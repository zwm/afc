==> flow/design.v <==
module logen_process_cal (
    input                       rstn,    
    input                       clk,
    input                       logen_start,
    input                       rg_logen_cal_bypass,
    input       [1:0]           rg_logen_cnt_sel,
    input       [2:0]           rg_logen_vsel_man,   
    input       [2:0]           rg_logen_vsel_seg0,
    input       [2:0]           rg_logen_vsel_seg1,
    input       [2:0]           rg_logen_vsel_seg2,
    input       [2:0]           rg_logen_vsel_seg3,
    input       [2:0]           rg_logen_vsel_seg4,
    input       [5:0]           rg_logen_cntr_bound0,
    input       [5:0]           rg_logen_cntr_bound1,
    input       [5:0]           rg_logen_cntr_bound2,
    input       [5:0]           rg_logen_cntr_bound3,
    input       [13:0]          a2d_ncntr,
    output reg                  cntr_rstn,
    output reg                  cntr_en,
    output reg                  cntr_datasyn,
    output reg  [5:0]           logen_cntr_curr,
    output reg  [2:0]           ldo_logen_vsel
);
localparam LOGEN_IDLE           = 3'd0;
localparam LOGEN_CNTR_RSTN      = 3'd1;
localparam LOGEN_CNTR_EN_PRE    = 3'd2;
localparam LOGEN_CNTR_EN        = 3'd3;
localparam LOGEN_CNTR_EN_POST   = 3'd4;
localparam LOGEN_CNTR_DATASYN   = 3'd5;
localparam LOGEN_LDOVSEL_UPDATE = 3'd6;
reg     [2:0]                   st_curr;
reg     [2:0]                   st_next;
reg     [2:0]                   logen_start_dly;
wire                            logen_start_pos;
wire                            logen_start_sync;
wire                            logen_cnt_end;
reg     [4:0]                   temp_cnt;
reg     [4:0]                   logen_cnt_m1;
reg     [2:0]                   ldo_logen_vsel_next;
wire    [5:0]                   cntr_val;
wire                            clk_gated;
always @(posedge clk or negedge rstn)
    if (~rstn)
        logen_start_dly <= 0;
    else
        logen_start_dly <= {logen_start_dly[1:0], logen_start};
assign logen_start_pos      = (~logen_start_dly[2]) & logen_start_dly[1];
assign logen_start_sync     = logen_start_pos;
always @(*)
    case (rg_logen_cnt_sel)
        2'b00:      logen_cnt_m1 = 7;
        2'b01:      logen_cnt_m1 = 11;
        2'b10:      logen_cnt_m1 = 15;
        default:    logen_cnt_m1 = 19;
    endcase
assign logen_cnt_end    = (temp_cnt == logen_cnt_m1);
assign clk_gated        = clk;
always @(posedge clk_gated or negedge rstn)
    if (~rstn)
        st_curr <= LOGEN_IDLE;
    else
        st_curr <= st_next;
always @(*) begin
    st_next = st_curr;
    case (st_curr)
        LOGEN_IDLE: begin
            if (logen_start_sync) begin
                st_next = LOGEN_CNTR_RSTN;
            end
        end
        LOGEN_CNTR_RSTN: begin
            st_next = LOGEN_CNTR_EN_PRE;
        end
        LOGEN_CNTR_EN_PRE: begin
            st_next = LOGEN_CNTR_EN;
        end
        LOGEN_CNTR_EN: begin
            if (logen_cnt_end)
                st_next = LOGEN_CNTR_EN_POST;
        end
        LOGEN_CNTR_EN_POST: begin
            st_next = LOGEN_CNTR_DATASYN;
        end
        LOGEN_CNTR_DATASYN: begin
            st_next = LOGEN_LDOVSEL_UPDATE;
        end
        LOGEN_LDOVSEL_UPDATE: begin
            st_next = LOGEN_IDLE;
        end
        default: begin
            st_next = LOGEN_IDLE;
        end
    endcase
end
always @(posedge clk_gated or negedge rstn)
    if (~rstn)
        temp_cnt <= 0;
    else if (st_curr != LOGEN_CNTR_EN && st_next == LOGEN_CNTR_EN)
        temp_cnt <= 0;
    else if (st_curr == LOGEN_CNTR_EN)
        temp_cnt <= temp_cnt + 1;
always @(posedge clk_gated or negedge rstn)
    if (~rstn)
        cntr_rstn <= 1'b1;
    else if (st_curr != LOGEN_CNTR_RSTN && st_next == LOGEN_CNTR_RSTN)
        cntr_rstn <= 1'b0;
    else
        cntr_rstn <= 1'b1;
always @(posedge clk_gated or negedge rstn)
    if (~rstn)
        cntr_en <= 1'b0;
    else if (st_curr == LOGEN_CNTR_EN_PRE)
        cntr_en <= 1'b1;
    else if (st_curr == LOGEN_CNTR_EN && st_next != LOGEN_CNTR_EN)
        cntr_en <= 1'b0;
always @(posedge clk_gated or negedge rstn)
    if (~rstn)
        cntr_datasyn <= 1'b0;
    else if (st_curr == LOGEN_CNTR_EN_POST)
        cntr_datasyn <= 1'b1;
    else
        cntr_datasyn <= 1'b0;
assign cntr_val = a2d_ncntr[9:4];
always @(*) begin
    if (cntr_val <= rg_logen_cntr_bound0)
        ldo_logen_vsel_next = rg_logen_vsel_seg0;
    else if (cntr_val <= rg_logen_cntr_bound1)
        ldo_logen_vsel_next = rg_logen_vsel_seg1;
    else if (cntr_val <= rg_logen_cntr_bound2)
        ldo_logen_vsel_next = rg_logen_vsel_seg2;
    else if (cntr_val <= rg_logen_cntr_bound3)
        ldo_logen_vsel_next = rg_logen_vsel_seg3;
    else
        ldo_logen_vsel_next = rg_logen_vsel_seg4;
end
always @(posedge clk_gated or negedge rstn)
    if (~rstn)
        ldo_logen_vsel  <= 3'b010;   
    else if (rg_logen_cal_bypass)
        ldo_logen_vsel  <= rg_logen_vsel_man;
    else if (st_curr == LOGEN_LDOVSEL_UPDATE) begin
        logen_cntr_curr[5:0] <= cntr_val;
        ldo_logen_vsel  <= ldo_logen_vsel_next;
    end
endmodule
## Step by step through the tools: logen_process_cal

Tool output for the design above, in the order of the flow.
Lines are those of the file above, counted from 1.
Operators carry their Yosys type and port widths (W data, S select, Z words).
Cell names lack the library's common part.
The mark - stands for no value.

| inputs | value |
|---|---|
| top | logen_process_cal |
| clock port | clk |
| library | sky130hd |
| library corner | tt_025C_1v80 |

## Elaborated design

Counts by Yosys on the flattened word-level netlist (proc, flatten, opt, wreduce; memories kept). Register bits leave out memories and registers merged into their read ports (data or address). Print and check cells are left out. Cells with the same type and inputs are merged into one.

| operators by class | value |
|---|---|
| $add $sub $neg | 1 |
| $mul | 0 |
| div/mod/pow operators | 0 |
| $lt $le $gt $ge | 4 |
| eq/ne operators | 14 |
| shifts and indexed selects | 0 |
| mux-type cells | 16 |
| bitwise logic cells | 3 |
| reductions and logical operators | 9 |

Operator list:

| operator | count |
|---|---|
| $le A6 B6 Y1 | 4 |
| $mux W3 | 8 |
| $pmux W3 S6 | 1 |
| $pmux W5 S3 | 1 |
| $mux W5 | 2 |
| $eq A3 B2 Y1 const B | 3 |
| $eq A3 B3 Y1 const B | 3 |
| $reduce_bool A2 Y1 | 3 |
| $eq A3 B1 Y1 const B | 2 |
| $ne A3 B2 Y1 const B | 2 |
| $add A5 B1 Y5 const B | 1 |
| $eq A5 B5 Y1 | 1 |
| $mux W1 | 4 |
| $logic_and A1 B1 Y1 | 3 |
| $ne A3 B1 Y1 const B | 1 |
| $logic_not A3 Y1 | 1 |
| $reduce_and A3 Y1 | 1 |
| $not A1 Y1 | 2 |
| $eq A2 B1 Y1 const B | 1 |
| $eq A2 B2 Y1 const B | 1 |
| $logic_not A2 Y1 | 1 |
| $and A1 B1 Y1 | 1 |

| storage and ports | value |
|---|---|
| flip-flop bits (word level) | 23 |
| bits in latches | 0 |
| RAM bits | 0 |
| ROM bits | 0 |
| clocked read ports x word width | 0 |
| memories kept | 0 |
| bits of input ports | 62 |
| elaborated cells | 55 |

## Longest topological paths

Depth = most cells in a row (Yosys ltp): at word level without a register or memory, in the mapped netlist without a sequential cell, where the memories' decode and read muxes count.

| logic depth | value |
|---|---|
| word-level depth | 9 |
| ABC_AREA | 0 |
| gate-level depth with buffers | 8 |
| gate-level depth less buffers | 8 |

## After synthesis

Yosys stat after the flow's synthesis: flattened, memories mapped to cells. It holds for the ABC_AREA given above (unset counts as 0); a run with the other value may have another netlist.

Cells by type:

| cell | count | total area (um^2) |
|---|---|---|
| dfrtp_1 | 17 | 425.408 |
| ha_1 | 26 | 325.312 |
| edfxtp_1 | 6 | 180.173 |
| inv_1 | 26 | 97.594 |
| dfstp_2 | 3 | 78.826 |
| mux2i_1 | 6 | 60.058 |
| nor2_1 | 13 | 48.797 |
| xor2_1 | 4 | 35.034 |
| nand4_1 | 5 | 31.28 |
| a311oi_4 | 1 | 26.275 |
| nand2_1 | 7 | 26.275 |
| xnor2_1 | 3 | 26.275 |
| mux2_2 | 2 | 22.522 |
| a21oi_1 | 4 | 20.019 |
| o21ai_0 | 4 | 20.019 |
| nor2b_1 | 3 | 18.768 |
| a31o_1 | 2 | 17.517 |
| and4_1 | 2 | 17.517 |

Not listed: further types 28, cells in them 36.

| synthesis totals | value |
|---|---|
| cell count | 170 |
| chip area (Yosys) | 1764.2 um^2 |
| sequential area | 684.4 um^2 |
| flip-flops | 26 |

## Path before layout

Path of least setup slack by OpenSTA after synthesis, without wires, with an ideal clock, recovery checks aside; 20% of the period is set as input and as output delay. Where synthesis merged equal registers, the netlist keeps one of their names.

| timing post-synthesis | value |
|---|---|
| path type | input -> register |
| start | input port rg_logen_cntr_bound0[5] |
| end | register ldo_logen_vsel[2] |
| period | 3.19 ns |
| input delay | 0.638 ns |
| setup time | 0.120 ns |
| data arrival time | 2.228 ns |
| slack | 0.843 ns |
| path delay | 1.710 ns |
| driving pins on the path | 8 |
| synthesis period reached | 2.347 ns |

"path delay" is the arrival time less input delay plus setup time.
"driving pins on the path": output pins that drive a net of the path, with the launching flip-flop's if there is one; two outputs of one cell count as two.
"synthesis period reached" = period - worst setup slack (recovery checks aside). The figure is calculated, with input and output delays left at 20% of the set period.
The rows between start and end are the longest chain of elaborated cells between them; the timing report does not say that the signal goes this way. Where chains are equally long, one stands for them.
A line is the first line of the expression or statement that the cell stems from. Yosys adds cells for indexed reads and writes and turns some case tables into memories.
A register here has more assigning lines than the two given.

| on the way, post-synthesis | value |
|---|---|
| cell sequence | inv_1 -> ha_1 -> and4_4 -> and3_4 -> a311oi_4 -> a21bo_1 -> a22o_1 -> a31o_1 |
| cells in the longest elaborated chain | 4 |
| elaborated cells on any way between the ends | 4 |
| classes of those cells | compare (1); mux (3) |

RTL lines, path post-synthesis:

| element | line | text |
|---|---|---|
| from (decl) | 13 | `input       [5:0]           rg_logen_cntr_bound0,` |
| $le A6 B6 Y1 | 125 | `if (cntr_val <= rg_logen_cntr_bound0)` |
| $mux W3 | 125 |  |
| $mux W3 | 141 | `else if (st_curr == LOGEN_LDOVSEL_UPDATE) begin` |
| $mux W3 | 139 | `else if (rg_logen_cal_bypass)` |
| to (assign) | 140 | `ldo_logen_vsel  <= rg_logen_vsel_man;` |
| to (assign) | 143 | `ldo_logen_vsel  <= ldo_logen_vsel_next;` |
| to (decl) | 22 | `output reg  [2:0]           ldo_logen_vsel` |

## Worst path after layout

From the final timing report of flow run A: the path of least setup slack in the routed layout; clock arrival at registers is part of the times.

| timing post-layout | value |
|---|---|
| path type | input -> register |
| start | input port rg_logen_cntr_bound3[3] |
| end | register ldo_logen_vsel[0] |
| period | 2.46 ns |
| input delay | 0.49 ns |
| setup time | 0.12 ns |
| data arrival time | 2.17 ns |
| slack | 0.44 ns |
| driving pins on the path | 9 |

The rows between start and end are the longest chain of elaborated cells between them; the timing report does not say that the signal goes this way. Where chains are equally long, one stands for them.
A register here has more assigning lines than the two given.

| on the way, post-layout | value |
|---|---|
| cell sequence | clkdlybuf4s15_1 -> inv_2 -> ha_4 -> a31o_1 -> o311a_1 -> o22ai_4 -> mux2_4 -> mux2i_2 -> o22ai_1 |
| cells in the longest elaborated chain | 7 |
| elaborated cells on any way between the ends | 7 |
| classes of those cells | compare (1); mux (6) |

RTL lines, path post-layout:

| element | line | text |
|---|---|---|
| from (decl) | 16 | `input       [5:0]           rg_logen_cntr_bound3,` |
| $le A6 B6 Y1 | 131 | `else if (cntr_val <= rg_logen_cntr_bound3)` |
| $mux W3 | 131 |  |
| $mux W3 | 129 | `else if (cntr_val <= rg_logen_cntr_bound2)` |
| $mux W3 | 127 | `else if (cntr_val <= rg_logen_cntr_bound1)` |
| $mux W3 | 125 | `if (cntr_val <= rg_logen_cntr_bound0)` |
| $mux W3 | 141 | `else if (st_curr == LOGEN_LDOVSEL_UPDATE) begin` |
| $mux W3 | 139 | `else if (rg_logen_cal_bypass)` |
| to (assign) | 140 | `ldo_logen_vsel  <= rg_logen_vsel_man;` |
| to (assign) | 143 | `ldo_logen_vsel  <= ldo_logen_vsel_next;` |
| to (decl) | 22 | `output reg  [2:0]           ldo_logen_vsel` |

Memo
Re: implementation data of logen_process_cal

Measured data: module logen_process_cal, platform sky130hd, 2 stored runs of the flow under differing settings, order arbitrary. Input and output delays are each 20% of the period that was set; the output load is 0.01 pF.
"period reached" means the clock period less the worst setup slack. The figure is calculated, with input and output delays left at 20% of the set period.
"time on the worst setup path" means the part of the period allowed to the worst setup path (the constraints hold back 20% at inputs and 20% at outputs) less its slack; where the path has registers, the arrival times of their clocks count too.
"total power after layout" is the tool's figure for a default switching activity; nothing was simulated.

#### Flow run A

| setting | value |
|---|---|
| period_ns | `2.46` |
| CORE_UTILIZATION | `31` |
| SETUP_SLACK_MARGIN | `0.73` |
| PLACE_DENSITY | `0.92` |
| HOLD_SLACK_MARGIN | `0.25` |
| GPL_ROUTABILITY_DRIVEN | `0` |
| CAP_MARGIN | `30` |
| SLEW_MARGIN | `0` |
| CORE_MARGIN | `2` |

| result | value |
|---|---|
| worst hold slack in the final report | 0.352 ns |
| total negative setup slack | 0.000 ns |
| standard-cell area of the final layout | 3059.2 um^2 |
| worst slack on setup checks | 0.438 ns |
| period reached | 2.022 ns |
| final utilization | 55.6% |
| time on the worst setup path | 1.53 ns |
| kind of the worst setup path | input -> register |
| overall die area | 6310.7 um^2 |
| synthesized cell area | 1764.2 um^2 |
| total power after layout | 1.552 mW |

#### Flow run B

| setting | value |
|---|---|
| period_ns | `2.1` |
| CORE_UTILIZATION | `61` |
| SETUP_SLACK_MARGIN | `0.22` |
| PLACE_DENSITY_LB_ADDON | `0.25` |
| CORE_MARGIN | `3` |
| CELL_PAD_IN_SITES_GLOBAL_PLACEMENT | `0` |
| GPL_TIMING_DRIVEN | `1` |
| CTS_CLUSTER_DIAMETER | `357` |
| CAP_MARGIN | `35` |
| SLEW_MARGIN | `5` |
| MIN_ROUTING_LAYER | `met1` |

Stopped before the end: placement reported FLW-0024.
